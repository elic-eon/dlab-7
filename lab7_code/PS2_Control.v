==> flow/design.v <==
`timescale 1ns / 1ps
module PS2_Control(
  input CLK,
  input PS2_CLK,
  input PS2_DATA,
  input reset,
  input [2:0] radius,
  output reg [1:0] color,
  output reg [10:0] ball_x,
  output reg [10:0] ball_y
);
reg KCLK_P, KCLK_C;
reg [21:0] ARRAY;
reg [10:0] ball_x_w;
reg [10:0] ball_y_w;
reg  [1:0] color_w;
reg  [1:0] color_t;
reg  [1:0] color_t_w;
wire       enable;
assign enable = KCLK_P - KCLK_C;
always @ (posedge CLK) begin
	if(reset) begin
		KCLK_P <= 0;
		KCLK_C <= 0;
    ARRAY  <= 22'b11_0000_0000_0_11_0000_0000_0;
  end else begin
		KCLK_P <= KCLK_C;
		KCLK_C <= PS2_CLK;
    ARRAY  <= ARRAY;
    if(KCLK_P > KCLK_C) begin
      ARRAY <= {PS2_DATA, ARRAY[21:1]};
    end
  end
end
always @(posedge CLK) begin
  if(reset) begin
    ball_x <= 320;
    ball_y <= 240;
  end else begin
    ball_x <= ball_x_w;
    ball_y <= ball_y_w;
  end
end
always @(ARRAY or ball_y or ball_x or radius) begin
  ball_y_w = ball_y;
  ball_x_w = ball_x;
  if (ARRAY[8:1] == 8'hF0 && {ARRAY[21], ARRAY[11:10], ARRAY[0]} == 4'b1010 && enable) begin
    case(ARRAY[19:12])
      8'h72:
      begin
        if ((ball_y + radius * 5) <= 11'd425)
          ball_y_w = ball_y + 11'd5;
      end
      8'h74:
      begin
        if ((ball_x + radius * 5) <= 11'd585)
          ball_x_w = ball_x + 11'd5;
      end
      8'h6B:
      begin
        if (ball_x >= 11'd55 + radius * 5)
          ball_x_w = ball_x - 11'd5;
      end
      8'h75:
      begin
        if (ball_y >= 11'd55 + radius * 5)
          ball_y_w = ball_y - 11'd5;
      end
    endcase
  end
end
always @(posedge CLK) begin
  if (reset) begin
    color   <= 2'd1;
    color_t <= 2'd1;
  end else begin
    color   <= color_w;
    color_t <= color_t_w;
  end
end
always @(ARRAY or color_t or color) begin
  color_t_w = color_t;
  color_w   = color;
  if (ARRAY[8:1] == 8'hF0 && {ARRAY[21], ARRAY[11:10], ARRAY[0]} == 4'b1010 && enable) begin
    case(ARRAY[19:12])
      8'h16: color_t_w = 2'd1;
      8'h1E: color_t_w = 2'd2;
      8'h26: color_t_w = 2'd3;
      8'h5A: color_w   = color_t;
    endcase
  end
end
endmodule
# ---- Tool chain data of PS2_Control
# The steps from the RTL of PS2_Control to its reports follow in flow order.
# Line numbers count from 1 in the design file above.
# Operators: Yosys type, input widths -> output width; for muxes data width and select width s.
# Cell names lack the library's common part.
# A cell with -- has no value.
dict set report setup {
  top {PS2_Control}
  clock {CLK}
  lib {sky130hd}
  pvt_corner {tt_025C_1v80}
}

# ---- Elaborated design
# Source: Yosys, flattened and elaborated, memories not mapped. Widths are those after wreduce. Registers that Yosys merges into a memory's read port (data or address) are not register bits. Print and check cells do not count. Equal cells are merged and count once.
dict set report bits {
  reg_bits 50
  latchBits 0
  mem_bits_rw 0
  romBits 0
  clocked_rd_ports_x_width 0
  memories 0
  inputBits 7
  output_inout_bits 24
  wordCells 51
}
dict set report op_classes {
  n_addsub 8
  mul 1
  div 0
  compare 5
  equal 14
  shift 0
  n_mux 7
  n_logic 0
  reduce_and_logical 9
}
# operator count
set op_table {}
lappend op_table {{$add 11x32->32} 2}
lappend op_table {{$pmux 11 s2} 2}
lappend op_table {{$mux 11} 4}
lappend op_table {{$eq 8x7->1 const B} 5}
lappend op_table {{$ge 11x32->1} 1}
lappend op_table {{$le 32x10->1 const B} 1}
lappend op_table {{$le 32x9->1 const B} 1}
lappend op_table {{$add 11x3->11 const B} 2}
lappend op_table {{$sub 11x3->11 const B} 2}
lappend op_table {{$mul 3x3->6 const B} 1}
lappend op_table {{$eq 8x5->1 const B} 2}
lappend op_table {{$ge 11x7->1} 1}
lappend op_table {{$ne 2x2->1 const B} 4}
lappend op_table {{$reduce_and 4->1} 2}
lappend op_table {{$eq 8x6->1 const B} 1}
lappend op_table {{$eq 8x8->1 const B} 1}
lappend op_table {{$add 6x6->7 const A} 1}
lappend op_table {{$pmux 2 s3} 1}
lappend op_table {{$reduce_and 2->1} 2}
lappend op_table {{$reduce_bool 2->1} 2}
lappend op_table {{$eq 4x4->1 const B} 1}
lappend op_table {{$reduce_bool 3->1} 1}
lappend op_table {{$logic_and 1x1->1} 2}
lappend op_table {{$sub 1x1->1} 1}
lappend op_table {{$gt 1x1->1} 1}

# ---- Logic depth
# Depth = most cells in a row (Yosys ltp): at word level without a register or memory, in the mapped netlist without a sequential cell, where the memories' decode and read muxes count.
dict set report logic_depth {
  ltp_word 5
  abc_area 0
  depth_mapped 15
  mapped_depth_nobuf 13
}

# ---- After synthesis
# Source: synth_stat.txt of the flow (Yosys; design flattened, memories mapped). It holds for the ABC_AREA given above (unset counts as 0); a run with the other value may have another netlist.
# The area totals of this step are shown rounded.
# type count type_area_um2
set types {}
lappend types {dfxtp_1 50 1000.96}
lappend types {ha_1 51 638.112}
lappend types {mux2i_1 26 260.25}
lappend types {nor2_1 54 202.694}
lappend types {xnor2_1 21 183.926}
lappend types {a21oi_1 33 165.158}
lappend types {a211o_1 12 105.101}
lappend types {nor2b_1 16 100.096}
lappend types {inv_1 24 90.086}
lappend types {o21ai_0 17 85.082}
lappend types {a21o_1 11 82.579}
lappend types {fa_1 4 80.077}
lappend types {nand3_1 14 70.067}
lappend types {nand2_1 16 60.058}
lappend types {nor3_1 11 55.053}
lappend types {a211oi_1 7 52.55}
lappend types {xor2_1 6 52.55}
lappend types {mux2_2 4 45.043}
# Other cell types: 55; their cells: 122.
dict set report synth_totals {
  cell_count 499
  yosys_area_mm2 0.00421
  sequential_area_mm2 0.001
  flip_flops 50
  n_buf 22
}

# ---- Timing after synthesis
# Source: OpenSTA report_checks on the synthesized netlist (no wires, ideal clock, input and output delay 20% of the period each), path of least setup slack; recovery checks are left aside. Register names are those of the netlist, which keeps one name where synthesis merged equal registers.
dict set report synth_timing {
  path_kind {input to register}
  from {input radius[0]}
  to {register ball_x[0]}
  clock_period_ps 3910
  input_delay_ps 782
  launch_ps 782
  t_arrival_ps 3554
  t_required_ps 3789
  path_slack_ps 235
  path_delay_ps 2893
  driving_pins 12
  n_path_buf 1
  synth_period_reached_ps 3675
}
# "path_delay_ps" is the arrival time less input delay plus setup time.
# "driving_pins" counts driving pins, that of a launching flip-flop among them; a cell with two outputs on the path counts twice.
# "synth_period_reached_ps" = period - worst setup slack (recovery checks aside). The figure is calculated, with input and output delays left at 20% of the set period.
# The rows between start and end are the longest chain of elaborated cells between them; the timing report does not say that the signal goes this way. Where chains are equally long, one stands for them.
# Each line given opens the expression or statement behind the cell; cells for indexed reads and writes are added by Yosys, which also makes memories of some case tables.
dict set report synth_via {
  path_cell_list {ha_1 > or3_1 > a21oi_1 > xnor2_1 > ha_1 > nand4_1 > or3_1 > a41oi_1 > o221a_2 > buf_2 > nand2_2 > mux2_2}
  elab_chain_cells 5
  cone_cells 11
}
# item line
set synth_rtl {}
lappend synth_rtl {{start, declared} 7} ;# input [2:0] radius,
lappend synth_rtl {{$mul 3x3->6} 61} ;# if (ball_x >= 11'd55 + radius * 5)
lappend synth_rtl {{$add 6x6->7} 61}
lappend synth_rtl {{$ge 11x32->1} 61}
lappend synth_rtl {{$mux 11} 61}
lappend synth_rtl {{$pmux 11 s2} 48} ;# case(ARRAY[19:12])
lappend synth_rtl {{end, assigned} 37} ;# ball_x <= 320;
lappend synth_rtl {{end, assigned} 40} ;# ball_x <= ball_x_w;
lappend synth_rtl {{end, declared} 9} ;# output reg [10:0] ball_x,

# ---- Worst path after layout
# From the final timing report of run 1: the path of least setup slack in the routed layout; clock arrival at registers is part of the times.
# The report prints the path's times to 10 ps; the period is as set.
dict set report layout_timing {
  path_kind {input to register}
  from {input radius[0]}
  to {register ball_y[5]}
  clock_period_ps 3130
  input_delay_ps 630
  launch_ps 630
  t_arrival_ps 3360
  t_required_ps 3320
  path_slack_ps -40
  driving_pins 15
  n_path_buf 2
}
# The rows between start and end are the longest chain of elaborated cells between them; the timing report does not say that the signal goes this way. Where chains are equally long, one stands for them.
dict set report layout_via {
  path_cell_list {buf_2 > ha_4 > ha_4 > inv_4 > ha_4 > ha_4 > a21o_4 > a221oi_4 > o2bb2ai_1 > o211a_1 > o311a_1 > buf_4 > o21ai_4 > nor2_1 > a211o_1}
  elab_chain_cells 5
  cone_cells 11
}
# item line
set layout_rtl {}
lappend layout_rtl {{start, declared} 7} ;# input [2:0] radius,
lappend layout_rtl {{$mul 3x3->6} 66} ;# if (ball_y >= 11'd55 + radius * 5)
lappend layout_rtl {{$add 6x6->7} 66}
lappend layout_rtl {{$ge 11x7->1} 66}
lappend layout_rtl {{$mux 11} 66}
lappend layout_rtl {{$pmux 11 s2} 48} ;# case(ARRAY[19:12])
lappend layout_rtl {{end, assigned} 38} ;# ball_y <= 240;
lappend layout_rtl {{end, assigned} 41} ;# ball_y <= ball_y_w;
lappend layout_rtl {{end, declared} 10} ;# output reg [10:0] ball_y

Subject: PS2_Control on sky130hd, stored results

Hello all,

Flow measurements of PS2_Control on sky130hd: 2 stored runs with different settings, listed in no order. Input and output delays are each 20% of the period that was set; the output load is 0.01 pF.
"timing.achieved_period_ps" means the clock period less the worst setup slack. The figure is calculated, with input and output delays left at 20% of the set period.
"critical_path_time_ps" means the part of the period allowed to the worst setup path (the constraints hold back 20% at inputs and 20% at outputs) less its slack; where the path has registers, the arrival times of their clocks count too.
"total_power_uw" is the tool's figure for a default switching activity; nothing was simulated.
"critical_path_time_ps" is known to 10 ps.
Measured values are rounded.

[flow] run 1: files
==> flow/run.sh <==
#!/bin/bash
# the make line also repeats the synthesis and layout settings of config.mk as NAME=value (left out here)
make -C /OpenROAD-flow-scripts/flow DESIGN_CONFIG=/design/flow/config.mk WORK_HOME=/design/flow/orfs CLKGATE_MAP_FILE= finish
==> flow/config.mk <==
export PLATFORM = sky130hd
export DESIGN_NAME = PS2_Control
export DESIGN_NICKNAME = PS2_Control
export VERILOG_FILES = /design/flow/design.v
export SDC_FILE = /design/flow/constraint.sdc
export NUM_CORES = 4
export LEC_CHECK = 0
export CAP_MARGIN = 20
export CORE_MARGIN = 10
export CORE_UTILIZATION = 42
export CTS_CLUSTER_DIAMETER = 256
export CTS_CLUSTER_SIZE = 86
export GPL_ROUTABILITY_DRIVEN = 0
export MIN_ROUTING_LAYER = met1
export PLACE_DENSITY_LB_ADDON = 0.08
export SETUP_SLACK_MARGIN = -0.08
export SLEW_MARGIN = 20
==> flow/constraint.sdc <==
create_clock -name core_clock -period 3.13 [get_ports {CLK}]
set_input_delay 0.6260 -clock core_clock [delete_from_list [all_inputs] [get_ports {CLK}]]
set_output_delay 0.6260 -clock core_clock [all_outputs]
set_load 0.01 [all_outputs]

[flow] run 1: metrics
[metrics] util_pct = 57.9
[metrics] timing.setup.tns_ps = -65
[metrics] synth_area_mm2 = 0.00421
[metrics] layout_stdcell_area_mm2 = 0.00566
[metrics] holdWs_ps = 447
[metrics] total_power_uw = 1260
[metrics] final_die_area_mm2 = 0.0144
[metrics] critical_path_time_ps = 2540
[metrics] worst_setup_path_type = input to register
[metrics] timing.achieved_period_ps = 3171
[metrics] fin_ws_ps = -41

[flow] run 2: files
==> flow/run.sh <==
#!/bin/bash
# the make line also repeats the synthesis and layout settings of config.mk as NAME=value (left out here)
make -C /OpenROAD-flow-scripts/flow DESIGN_CONFIG=/design/flow/config.mk WORK_HOME=/design/flow/orfs CLKGATE_MAP_FILE= finish
==> flow/config.mk <==
export PLATFORM = sky130hd
export DESIGN_NAME = PS2_Control
export DESIGN_NICKNAME = PS2_Control
export VERILOG_FILES = /design/flow/design.v
export SDC_FILE = /design/flow/constraint.sdc
export NUM_CORES = 4
export LEC_CHECK = 0
export CAP_MARGIN = 20
export CORE_MARGIN = 2
export CORE_UTILIZATION = 41
export SLEW_MARGIN = 20
==> flow/constraint.sdc <==
create_clock -name core_clock -period 3.68 [get_ports {CLK}]
set_input_delay 0.7360 -clock core_clock [delete_from_list [all_inputs] [get_ports {CLK}]]
set_output_delay 0.7360 -clock core_clock [all_outputs]
set_load 0.01 [all_outputs]

[flow] run 2: metrics
[metrics] util_pct = 54.8
[metrics] timing.setup.tns_ps = 0
[metrics] synth_area_mm2 = 0.00421
[metrics] layout_stdcell_area_mm2 = 0.00541
[metrics] holdWs_ps = 445
[metrics] total_power_uw = 1150
[metrics] final_die_area_mm2 = 0.0111
[metrics] critical_path_time_ps = 2820
[metrics] worst_setup_path_type = input to register
[metrics] timing.achieved_period_ps = 3554
[metrics] fin_ws_ps = 126

Thanks
